==> flow/design.v <==
module predictor(
  input  wire        clk_i,
  input  wire        rst_n_i,
  input  wire [63:0] f_PC_i,
  input  wire [3:0]  f_icode_i,
  input  wire [63:0] f_valC_i,
  input  wire [63:0] f_valP_i,
  input  wire [63:0] E_PC_i,
  input  wire [3:0]  E_icode_i,
  input  wire        E_branch_taken_i,
  input  wire        e_Cnd_i,
  output wire [63:0] f_predPC_o,
  output wire        f_branch_taken_o
);
wire predict_taken;
wire predict_valid;
wire train_mispredicted;
wire train_valid;
wire train_taken;
assign predict_valid  = (f_icode_i == 4'H7);
assign train_mispredicted = train_valid & (e_Cnd_i ^ E_branch_taken_i);
assign train_valid    = (E_icode_i == 4'H7);
assign train_taken    = E_branch_taken_i ^ train_mispredicted;
assign f_branch_taken_o = predict_taken;
assign f_predPC_o = ((f_icode_i == 4'H7 && predict_taken) || f_icode_i == 4'H8) ? f_valC_i : f_valP_i;
pred_gshare gshare(
  .clk(clk_i),
  .reset(~rst_n_i),
  .predict_valid(predict_valid),
  .train_valid(train_valid),
  .train_taken(train_taken),
  .train_mispredicted(train_mispredicted),
  .f_PC(f_PC_i),
  .E_PC(E_PC_i),
  .predict_taken(predict_taken)
);
endmodule
module pred_gshare (
  input wire        clk,
  input wire        reset,
  input wire        predict_valid,
  input wire        train_valid,
  input wire        train_taken,
  input wire        train_mispredicted,
  input wire [63:0] E_PC,
  input wire [63:0] f_PC,
  output wire predict_taken
);
localparam INDEX_BITS = 7, PHT_SIZE = (1 << INDEX_BITS);
localparam SNT = 2'b00, WNT = 2'b01, WT = 2'b10, ST = 2'b11;
reg [1:0] PHT[PHT_SIZE-1:0];
reg [INDEX_BITS-1:0] predict_history, train_history;
wire [INDEX_BITS-1:0] train_pc    = E_PC[0+:INDEX_BITS];
wire [INDEX_BITS-1:0] predict_pc  = f_PC[0+:INDEX_BITS];
always @(posedge clk) begin
  if (reset) begin
    predict_history <= {INDEX_BITS{1'b0}};
    train_history   <= {INDEX_BITS{1'b0}};
  end
  else if (train_valid & train_mispredicted)
    predict_history <= { train_history[INDEX_BITS-2:0], train_taken };
  else if (predict_valid)
    predict_history <= { predict_history[INDEX_BITS-2:0], predict_taken };
end
integer i;
always @(posedge clk) begin
  if (reset)
      for (i = 0; i < PHT_SIZE; i = i + 1) PHT[i] = WNT;
  else if (train_valid)
      train_history <= { train_history[INDEX_BITS-2:0], train_taken };
      case (PHT[train_pc ^ train_history])
        SNT: PHT[train_pc ^ train_history] <= (train_valid & train_taken) ? WNT : SNT;
        WNT: PHT[train_pc ^ train_history] <= train_valid ? train_taken ? WT : SNT : WNT;
        WT:	 PHT[train_pc ^ train_history] <= train_valid ? train_taken ? ST : WNT : WT;
        ST:	 PHT[train_pc ^ train_history] <= train_valid ? train_taken ? ST : WT : ST;
      endcase
end
assign predict_taken = PHT[predict_pc ^ predict_history][1];
endmodule
* Tool chain data of predictor
Tool output for the design above, in the order of the flow. Line numbers count from 1 in the design file above. Operators: Yosys type, input widths -> output width; for muxes data width and select width s. Cell names lack the library's common part. Not given: --
Inputs: top module predictor, clock clk_i, library sky130hd, timing corner tt_025C_1v80

* After elaboration
Source: Yosys, flattened and elaborated. Widths are those after wreduce. Registers that Yosys merges into a memory's read port (data or address) are not register bits. Print and check cells do not count. Equal cells are merged and count once.
Word-level totals: register bits after elaboration 263, input port bits 268, output and inout bits 65
Cells by class: equal/unequal tests 260, mux-type cells 780, bitwise logic cells 6, reductions and logical operators 6
Operators with widths (count):
- $mux 2 | 645
- $pmux 2 s4 | 128
- $eq 7x7->1 const B | 128
- $pmux 2 s128 | 2
- $eq 7x6->1 const B | 64
- $eq 7x5->1 const B | 32
- $eq 7x4->1 const B | 16
- $mux 64 | 1
- $eq 7x3->1 const B | 8
- $eq 7x2->1 const B | 4
- $eq 7x1->1 const B | 2
- $logic_not 7->1 | 2
- $mux 7 | 2
- $eq 4x3->1 const B | 2
- $xor 7x7->7 | 1
- $eq 2x2->1 const B | 2
- $eq 4x4->1 const B | 1
- $and 1x1->1 | 3
- $xor 1x1->1 | 2
- $eq 2x1->1 const B | 1
- $logic_not 2->1 | 1
- $reduce_bool 2->1 | 1
- $mux 1 | 2
- $logic_and 1x1->1 | 1
- $logic_or 1x1->1 | 1

* Longest topological paths
Longest topological path by Yosys (ltp), each cell counted once; first at word level (registers and memories cut), then after technology mapping (sequential cells cut; the memories' decode and read muxes count).
Logic depth: depth after elaboration 7, ABC_AREA 0, depth in mapped cells 18, mapped depth without buffers 10

* After synthesis
Source: synth_stat.txt of the flow (Yosys; design flattened, memories mapped). It holds for the ABC_AREA given above (unset counts as 0); a run with the other value may have another netlist.
Cell types:
- dfxtp_1 | count 263, area in all 5265.05 um^2
- mux2_2 | count 80, area in all 900.864 um^2
- nand2_1 | count 239, area in all 897.11 um^2
- o21ai_0 | count 179, area in all 895.859 um^2
- mux2i_1 | count 84, area in all 840.806 um^2
- nand3_1 | count 167, area in all 835.802 um^2
- a22oi_1 | count 74, area in all 555.533 um^2
- nor2_1 | count 144, area in all 540.518 um^2
- clkbuf_1 | count 139, area in all 521.75 um^2
- a21oi_1 | count 95, area in all 475.456 um^2
- nor3_1 | count 73, area in all 365.35 um^2
- a31oi_1 | count 52, area in all 325.312 um^2
- a211oi_1 | count 38, area in all 285.274 um^2
- buf_2 | count 51, area in all 255.245 um^2
- nand4_1 | count 34, area in all 212.704 um^2
- a32oi_1 | count 21, area in all 183.926 um^2
- o22ai_1 | count 23, area in all 143.888 um^2
- o21ai_1 | count 26, area in all 130.125 um^2
Not listed: further types 57, cells in them 315.
Synthesis totals: cells in the netlist 2097, chip area (Yosys) 16168.0 um^2, flip-flops 263, buffers 211
By module: a second synthesis without flattening, with its own total; a netlist apart from the flattened one above.
Second synthesis, totals: cell total of the unflattened synthesis 2032, area (unflattened synthesis) 16450.8 um^2
Rows give one instance, submodules left out.
By module:
- pred_gshare | instances 1, cells 1953, area 15464.8 um^2, seq. area 5265.0 um^2
- predictor | instances 1, cells 79, area 985.9 um^2, seq. area 0.0 um^2

* Timing after synthesis
Path of least setup slack by OpenSTA after synthesis, without wires, with an ideal clock, recovery checks aside; 20% of the period is set as input and as output delay. Where synthesis merged equal registers, the netlist keeps one of their names.
Path post-synthesis: kind input -> output, from input f_PC_i[1], to output f_predPC_o[10], clock period 6.27 ns, input delay 1.254 ns, output delay 1.254 ns, time at the first pin 1.254 ns, arrival 4.424 ns, data required time 5.016 ns, setup slack 0.592 ns, delay of the path 3.170 ns, driving pins on the path 12, synthesis period reached 5.678 ns
"delay of the path" = arrival - input delay + setup time. A path that ends at an output port has no setup time. "driving pins on the path" counts driving pins, that of a launching flip-flop among them; a cell with two outputs on the path counts twice. "synthesis period reached" = period - worst setup slack (recovery checks aside). The figure is calculated, with input and output delays left at 20% of the set period. Between the ends stands the longest chain of elaborated cells between them, by number of cells; it is not shown to be the way that was timed. Of several equally long chains one is given. Each line given opens the expression or statement behind the cell; cells for indexed reads and writes are added by Yosys, which also makes memories of some case tables.
On the way, post-synthesis: cells stage by stage xnor2_1 > clkbuf_1 > mux2_2 > nand3_1 > o211ai_1 > nor4_1 > and4_1 > nand4_1 > a21o_1 > a21oi_1 > buf_2 > mux2_2, cells in the longest elaborated chain 6
RTL lines, path post-synthesis:
- from (decl) | RTL line 4 | input  wire [63:0] f_PC_i,
- $xor 7x7->7 | RTL line 78 | assign predict_taken = PHT[predict_pc ^ predict_history][1];
- $eq 7x7->1 | RTL line 78
- $pmux 2 s128 | RTL line 78
- $logic_and 1x1->1 | RTL line 25 | assign f_predPC_o = ((f_icode_i == 4'H7 && predict_taken) || f_icode_i == 4'H8) ? f_valC_i : f_valP_i;
- $logic_or 1x1->1 | RTL line 25
- $mux 64 | RTL line 25
- to (decl) | RTL line 12 | output wire [63:0] f_predPC_o,

* Path in the finished layout
Path of least setup slack in the final report of run B (OpenROAD, finished layout, wires in). Where an end is a register, its clock arrival counts in the times.
Path post-layout: kind input -> output, from input f_PC_i[2], to output f_predPC_o[24], clock period 9.93 ns, input delay 1.99 ns, output delay 1.99 ns, time at the first pin 1.99 ns, arrival 7.05 ns, data required time 7.94 ns, setup slack 0.90 ns, driving pins on the path 14
Between the ends stands the longest chain of elaborated cells between them, by number of cells; it is not shown to be the way that was timed. Of several equally long chains one is given.
On the way, post-layout: cells stage by stage clkdlybuf4s50_1 > xnor2_2 > buf_4 > mux2i_1 > o32ai_1 > nand3_1 > nor4bb_1 > and3_1 > nand4_1 > a21o_1 > a21oi_4 > buf_12 > mux2_2 > clkdlybuf4s50_1, cells in the longest elaborated chain 6
RTL lines, path post-layout:
- from (decl) | RTL line 4 | input  wire [63:0] f_PC_i,
- $xor 7x7->7 | RTL line 78 | assign predict_taken = PHT[predict_pc ^ predict_history][1];
- $eq 7x7->1 | RTL line 78
- $pmux 2 s128 | RTL line 78
- $logic_and 1x1->1 | RTL line 25 | assign f_predPC_o = ((f_icode_i == 4'H7 && predict_taken) || f_icode_i == 4'H8) ? f_valC_i : f_valP_i;
- $logic_or 1x1->1 | RTL line 25
- $mux 64 | RTL line 25
- to (decl) | RTL line 12 | output wire [63:0] f_predPC_o,

Ticket comment

Measured data: module predictor, platform sky130hd, 2 stored runs of the flow under differing settings, order arbitrary. Input and output delays are each 20% of the period that was set; the output load is 0.01 pF.
"clock period achieved" = clock period - worst setup slack. The figure is calculated, with input and output delays left at 20% of the set period.
"time of the worst setup path" is the time allowed to the run's worst setup path (the clock period less input and output delay, where it has them) less its slack. Clock arrival times count: a late capture clock shortens it, a late launch clock lengthens it.
"total design power": no workload was simulated; the value follows from the tool's default switching activity.

* Run A | settings: period_ns 4.78; CORE_UTILIZATION 43; SETUP_SLACK_MARGIN 0.89; CORE_ASPECT_RATIO 1.21; CORE_MARGIN 4; CELL_PAD_IN_SITES_GLOBAL_PLACEMENT 3; GPL_ROUTABILITY_DRIVEN 1; CTS_CLUSTER_SIZE 59; CTS_CLUSTER_DIAMETER 362; CAP_MARGIN 15; SLEW_MARGIN 10 | stopped before the end: placement reported GPL-0301
* Run B | settings: period_ns 9.93; CORE_UTILIZATION 29; CELL_PAD_IN_SITES_DETAIL_PLACEMENT 1; GPL_TIMING_DRIVEN 1; GPL_ROUTABILITY_DRIVEN 1; CAP_MARGIN 20; CORE_MARGIN 2; SLEW_MARGIN 20 | results: clock period achieved 9.031 ns; standard-cell area after routing 20439.6 um^2; post-synthesis cell area 16168.0 um^2; die size 57657.6 um^2; utilization after routing 0.371; sum of negative setup slack 0.000 ns; time of the worst setup path 5.06 ns; type of the worst setup path input -> output; final worst hold slack 0.496 ns; total design power 2.918 mW; lowest setup slack 0.899 ns
